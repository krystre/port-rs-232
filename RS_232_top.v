==> flow/design.v <==
`timescale 1ns / 1ps
module RS_232_top(
    input clk_i, 
    input rst_i, 
    input RXD_i, 
    output TXD_o
    );
    wire state;
    wire [7:0] data;
    Receiver odbiornik(.clk_i(clk_i), .rst_i(rst_i), .RXD_i(RXD_i), .data(data), .state(state));
    Transceiver nadajnik(.clk_i(clk_i), .rst_i(rst_i), .TXD_o(TXD_o), .data(data), .state(state));
endmodule
`timescale 1ns / 1ps
module Receiver(
    input clk_i,
    input rst_i,
    input RXD_i,
    output [7:0] data,
    output state
    );
    reg [7:0] data_buff;
    reg state_buff = 0;
    reg transmission = 0;
    parameter baud = 9600;
    integer cycle_time = 100000000/baud;
    integer counter = 0;
    always @(posedge clk_i or posedge rst_i)
        begin
            if(rst_i) 
                begin
                    counter = 0;
                    data_buff = 8'b00000000;
                    transmission = 0;
                end
            else 
                begin
                    if(RXD_i == 0 && transmission == 0)
                        transmission = 1;  
                    else if(transmission == 1)
                        begin
                            if(counter == cycle_time*3/2)
                                data_buff[0] <= RXD_i;
                            else if (counter == cycle_time*5/2)
                                data_buff[1] <= RXD_i;
                            else if (counter == cycle_time*7/2)
                                data_buff[2] <= RXD_i;
                            else if (counter == cycle_time*9/2)
                                data_buff[3] <= RXD_i;
                            else if (counter == cycle_time*11/2)
                                data_buff[4] <= RXD_i;
                            else if (counter == cycle_time*13/2)
                                data_buff[5] <= RXD_i;
                            else if (counter == cycle_time*15/2)
                                data_buff[6] <= RXD_i;
                            else if (counter == cycle_time*17/2)
                                data_buff[7] <= RXD_i;            
                            else if (counter > cycle_time*17/2 && RXD_i == 1)
                                begin
                                    state_buff <= !state_buff;
                                    counter = 0;
                                    transmission = 0;
                                end
                            counter = counter + 1;
                        end
                end
        end
    assign data = data_buff;
    assign state = state_buff;
endmodule
`timescale 1ns / 1ps
module Transceiver(
    input clk_i,
    input rst_i, 
    output reg TXD_o, 
    input state, 
    input [7:0] data
    );
    reg transmission = 0;
    reg [7:0] data_buff;
    reg new_state = 0;
    parameter baud = 9600;
    integer counter =0;   
    integer cycle_time = 100000000/baud;
    always @(posedge clk_i or posedge rst_i)
        begin
            if(rst_i)
               begin
                   transmission = 0;
                   TXD_o = 1;
               end
            else
                begin
                    if(state!=new_state)
                        begin
                            new_state=state;
                            transmission = 1;
                        end
                    else if (transmission == 1)
                        begin
                            if(counter < cycle_time)
                                begin
                                    TXD_o <= 0;
                                  data_buff = data + 32;
                                end
                            else if (counter == cycle_time)
                                TXD_o <= data_buff[0];
                            else if (counter == cycle_time * 2)
                                TXD_o <= data_buff[1];
                            else if (counter == cycle_time * 3)
                                TXD_o <= data_buff[2];
                            else if (counter == cycle_time * 4)
                                TXD_o <= data_buff[3];
                            else if (counter == cycle_time * 5)
                                TXD_o <= data_buff[4];
                            else if (counter == cycle_time * 6)
                                TXD_o <= data_buff[5];
                            else if (counter == cycle_time * 7)
                                TXD_o <= data_buff[6];
                            else if (counter == cycle_time * 8)
                                TXD_o <= data_buff[7];
                            else if (counter > cycle_time * 9)
                                begin
                                    TXD_o <= 1;
                                    transmission = 0;
                                    counter = 0;
                                end	
                            counter = counter +1;			
                        end
                end
        end
endmodule
======== Reports on RS_232_top ========
Tool output for the design above, in the order of the flow.
Lines are those of the file above, counted from 1.
Operators carry their Yosys type and port widths (W data, S select, Z words).
Library cell names are shortened.
A cell with -- has no value.
inputs
  design top .............................. RS_232_top
  clock input ............................. clk_i
  cell library ............................ sky130hd
  timing corner ........................... tt_025C_1v80

======== Word level ========
Yosys after proc, flatten, opt, wreduce and memory -nomap, before mapping. Memory bits, and registers merged into a memory's read port (data or address), are not among the register bits. Print and check cells are not counted. Equal cells are merged and count once.
storage and ports
  bits in registers ....................... 85
  bits of input ports ..................... 3
  output and inout port bits .............. 1
cells by class
  $add $sub $neg .......................... 3
  order comparisons ....................... 3
  equality and inequality tests ........... 17
  mux-type cells .......................... 56
  bitwise logic cells ..................... 13
  reduce/logical cells .................... 18
operator list
  operator                 count
  $mux W32                 23
  $eq A32 B17 Y1 const B   6
  $eq A32 B18 Y1 const B   5
  $eq A32 B16 Y1 const B   3
  $eq A32 B15 Y1 const B   2
  $gt A32 B18 Y1 const B   2
  $add A32 B2 Y32 const B  2
  $mux W1                  33
  $lt A32 B15 Y1 const B   1
  $not A1 Y1               13
  $reduce_and A12 Y1       1
  $reduce_and A10 Y1       1
  $reduce_bool A10 Y1      1
  $reduce_and A3 Y1        3
  $reduce_and A9 Y1        1
  $reduce_and A4 Y1        2
  $add A8 B6 Y8 const B    1
  $reduce_and A8 Y1        1
  $reduce_and A7 Y1        1
  $reduce_and A6 Y1        1
  $reduce_and A5 Y1        1
  $reduce_and A2 Y1        2
  $logic_and A1 B1 Y1      2
  $ne A1 B1 Y1             1
  $logic_not A1 Y1         1

======== Longest topological paths ========
Longest topological path by Yosys (ltp), each cell counted once; first at word level (registers and memories cut), then after technology mapping (sequential cells cut; the memories' decode and read muxes count).
logic depth
  word-level depth ........................ 14
  ABC_AREA ................................ 0
  gate-level depth with buffers ........... 16
  gate-level depth less buffers ........... 14

======== Mapped cells and area ========
Yosys stat after the flow's synthesis: flattened, memories mapped to cells. It holds for the ABC_AREA given above (unset counts as 0); a run with the other value may have another netlist.
Totals and module areas in this step are rounded.
synthesis totals
  standard cells after synthesis .......... 547
  chip area (Yosys) ....................... 5082 sq um
  sequential area ......................... 2338 sq um
  flip-flops .............................. 85
  buffers ................................. 35
cell types
  type      count  area in all (sq um)
  edfxtp_1  42     1261.21
  dfrtp_1   42     1.05E+03
  nor2_1    54     202.694
  xor2_1    22     192.685
  nand2_1   47     176.419
  o21ai_0   32     160.154
  nand3_1   30     150.144
  nor4_1    21     131.376
  clkbuf_1  28     105.101
  nor3_1    20     100.096
  xnor2_1   11     96.342
  nand4_1   15     93.84
  a21oi_1   18     90.086
  mux2_2    8      90.086
  and3_1    13     81.328
  nor2b_1   10     62.56
  or3_1     10     62.56
  inv_1     16     60.058
Not listed: further types 52, cells in them 108.
The figures by module come from a second, unflattened synthesis with its own total; it is not the netlist above.
unflattened totals
  cell total of the unflattened synthesis .. 545
  area total of the unflattened synthesis .. 5293 sq um
Each row is one instance without its submodules.
modules
  module       times used  cells  area (sq um)  sequential area (sq um)
  Transceiver  1           271    2716          1282
  Receiver     1           274    2576          1056
  RS_232_top   1           0      0.0           0.0

======== Path before layout ========
Source: OpenSTA report_checks on the synthesized netlist (no wires, ideal clock, input and output delay 20% of the period each), path of least setup slack; recovery checks are left aside. Register names are those of the netlist, which keeps one name where synthesis merged equal registers.
timing path after synthesis
  kind .................................... in2reg
  start point ............................. input RXD_i
  end point ............................... register odbiornik.counter[28]
  clock period ............................ 5530 ps
  input delay ............................. 1106 ps
  library setup time ...................... 78 ps
  time at the first pin ................... 1106 ps
  data arrival time ....................... 3708 ps
  data required time ...................... 5452 ps
  path slack .............................. 1744 ps
  path delay .............................. 2680 ps
  stages .................................. 14
  path buffers ............................ 3
  synthesis period reached ................ 3786 ps
"path delay" = arrival - input delay + setup time.
"stages": output pins that drive a net of the path, with the launching flip-flop's if there is one; two outputs of one cell count as two.
"synthesis period reached" is the clock period less the worst setup slack; recovery checks do not enter. This is arithmetic on one report: input and output delays are still those of the set period (20% each).
The rows between start and end are the longest chain of elaborated cells between them; the timing report does not say that the signal goes this way. Where chains are equally long, one stands for them.
A line is the first line of the expression or statement that the cell stems from. Yosys adds cells for indexed reads and writes and turns some case tables into memories.
At most two assigning lines are given for a register; there are more.
on the way, after synthesis
  cells stage by stage .................... clkbuf_1 and3b_1 clkbuf_1 nand2_1 clkbuf_1 and2_1 ha_1 nand3_1 nor4_1 and4_1 and3_1 nand3_1 xor2_1 a21oi_1
  length of the longest elaborated chain .. 13
  elaborated cells on any way between the ends .. 17
  source lines of those cells ............. 12
  classes of those cells .................. 1 x add/sub; 11 x mux; 2 x logic; 3 x reduce/logical
RTL lines, path after synthesis
  item                 line  RTL
  from (decl)          5     input RXD_i,
  $logic_and A1 B1 Y1  57    else if (counter > cycle_time*17/2 && RXD_i == 1)
  $mux W32             57
  $mux W32             55    else if (counter == cycle_time*17/2)
  $mux W32             53    else if (counter == cycle_time*15/2)
  $mux W32             51    else if (counter == cycle_time*13/2)
  $mux W32             49    else if (counter == cycle_time*11/2)
  $mux W32             47    else if (counter == cycle_time*9/2)
  $mux W32             45    else if (counter == cycle_time*7/2)
  $mux W32             43    else if (counter == cycle_time*5/2)
  $mux W32             41    if(counter == cycle_time*3/2)
  $mux W32             39    else if(transmission == 1)
  $mux W32             37    if(RXD_i == 0 && transmission == 0)
  $add A32 B2 Y32      63    counter = counter + 1;
  to (assign)          60    counter = 0;
  to (assign)          63
  to (decl)            26    integer counter = 0;

======== Timing after layout ========
Path of least setup slack in the final report of flow run 1 (OpenROAD, finished layout, wires in). Where an end is a register, its clock arrival counts in the times.
The path's times are printed in steps of 10 ps; the period is the one set.
timing path after layout
  kind .................................... reg2reg
  start point ............................. register nadajnik.counter[1]
  end point ............................... register nadajnik.counter[30]
  clock period ............................ 2350 ps
  library setup time ...................... 240 ps
  time at the first pin ................... 360 ps
  data arrival time ....................... 3000 ps
  data required time ...................... 2460 ps
  path slack .............................. -540 ps
  stages .................................. 12
  path buffers ............................ 0
The rows between start and end are the longest chain of elaborated cells between them; the timing report does not say that the signal goes this way. Where chains are equally long, one stands for them.
on the way, after layout
  cells stage by stage .................... edfxtp_1 or4_4 o41ai_4 a221oi_4 nor2b_2 ha_2 inv_2 nor4_4 nand3_4 nor4b_4 xnor2_1 nor2_1
  length of the longest elaborated chain .. 14
  elaborated cells on any way between the ends .. 23
  source lines of those cells ............. 13
  classes of those cells .................. 1 x add/sub; 2 x compare; 8 x eq/ne; 12 x mux
RTL lines, path after layout
  item             line  RTL
  from (decl)      82    integer counter =0;
  from (assign)    125   counter = 0;
  from (assign)    127   counter = counter +1;
  $gt A32 B18 Y1   121   else if (counter > cycle_time * 9)
  $mux W32         121
  $mux W32         119   else if (counter == cycle_time * 8)
  $mux W32         117   else if (counter == cycle_time * 7)
  $mux W32         115   else if (counter == cycle_time * 6)
  $mux W32         113   else if (counter == cycle_time * 5)
  $mux W32         111   else if (counter == cycle_time * 4)
  $mux W32         109   else if (counter == cycle_time * 3)
  $mux W32         107   else if (counter == cycle_time * 2)
  $mux W32         105   else if (counter == cycle_time)
  $mux W32         100   if(counter < cycle_time)
  $mux W32         98    else if (transmission == 1)
  $mux W32         93    if(state!=new_state)
  $add A32 B2 Y32  127
  to (assign)      125
  to (assign)      127
  to (decl)        82

# Flow runs of RS_232_top

Measured results for RS_232_top: 2 stored runs of the Yosys and OpenROAD flow on sky130hd. The settings differ; the order carries no meaning. The constraints put input and output delay at 20% of the set period each and load the outputs with 0.01 pF.
"achieved clock period" means the clock period less the worst setup slack. The figure is calculated, with input and output delays left at 20% of the set period.
"worst path time" is the time allowed to the run's worst setup path (the clock period less input and output delay, where it has them) less its slack. Clock arrival times count: a late capture clock shortens it, a late launch clock lengthens it.
"power": no workload was simulated; the value follows from the tool's default switching activity.
"worst path time" is known to 10 ps.
The results are shown rounded.

---- flow run 1 ----
settings
  period_ns = 2.35
  CORE_UTILIZATION = 48
  PLACE_DENSITY_LB_ADDON = 0.21
  ABC_AREA = 0
  CTS_CLUSTER_SIZE = 98
  CAP_MARGIN = 20
  CORE_MARGIN = 2
  SLEW_MARGIN = 20
results
  lowest hold slack ....................... 458 ps
  mapped cell area after synthesis ........ 5082 sq um
  worst path time ......................... 2890 ps
  critical path type ...................... reg2reg
  full die area ........................... 11430 sq um
  post-route utilization .................. 67.0 %
  achieved clock period ................... 2888 ps
  standard-cell area after layout ......... 6919 sq um
  setup TNS ............................... -9983 ps
  setup slack of the worst path ........... -538 ps
  power ................................... 2.737 mW

---- flow run 2 ----
settings
  period_ns = 6.69
  CORE_UTILIZATION = 20
  PLACE_DENSITY_LB_ADDON = 0.01
  HOLD_SLACK_MARGIN = -0.04
  CORE_MARGIN = 6
  CELL_PAD_IN_SITES_DETAIL_PLACEMENT = 1
  GPL_TIMING_DRIVEN = 0
  CTS_CLUSTER_DIAMETER = 255
  CAP_MARGIN = 40
  MIN_ROUTING_LAYER = met2
  MAX_ROUTING_LAYER = met5
  SLEW_MARGIN = 20
results
  power ................................... 1.127 mW
  achieved clock period ................... 4960 ps
  full die area ........................... 29380 sq um
  setup slack of the worst path ........... 1730 ps
  mapped cell area after synthesis ........ 5082 sq um
  lowest hold slack ....................... 453 ps
  post-route utilization .................. 23.8 %
  standard-cell area after layout ......... 5862 sq um
  worst path time ......................... 4960 ps
  critical path type ...................... reg2reg
  setup TNS ............................... 0 ps
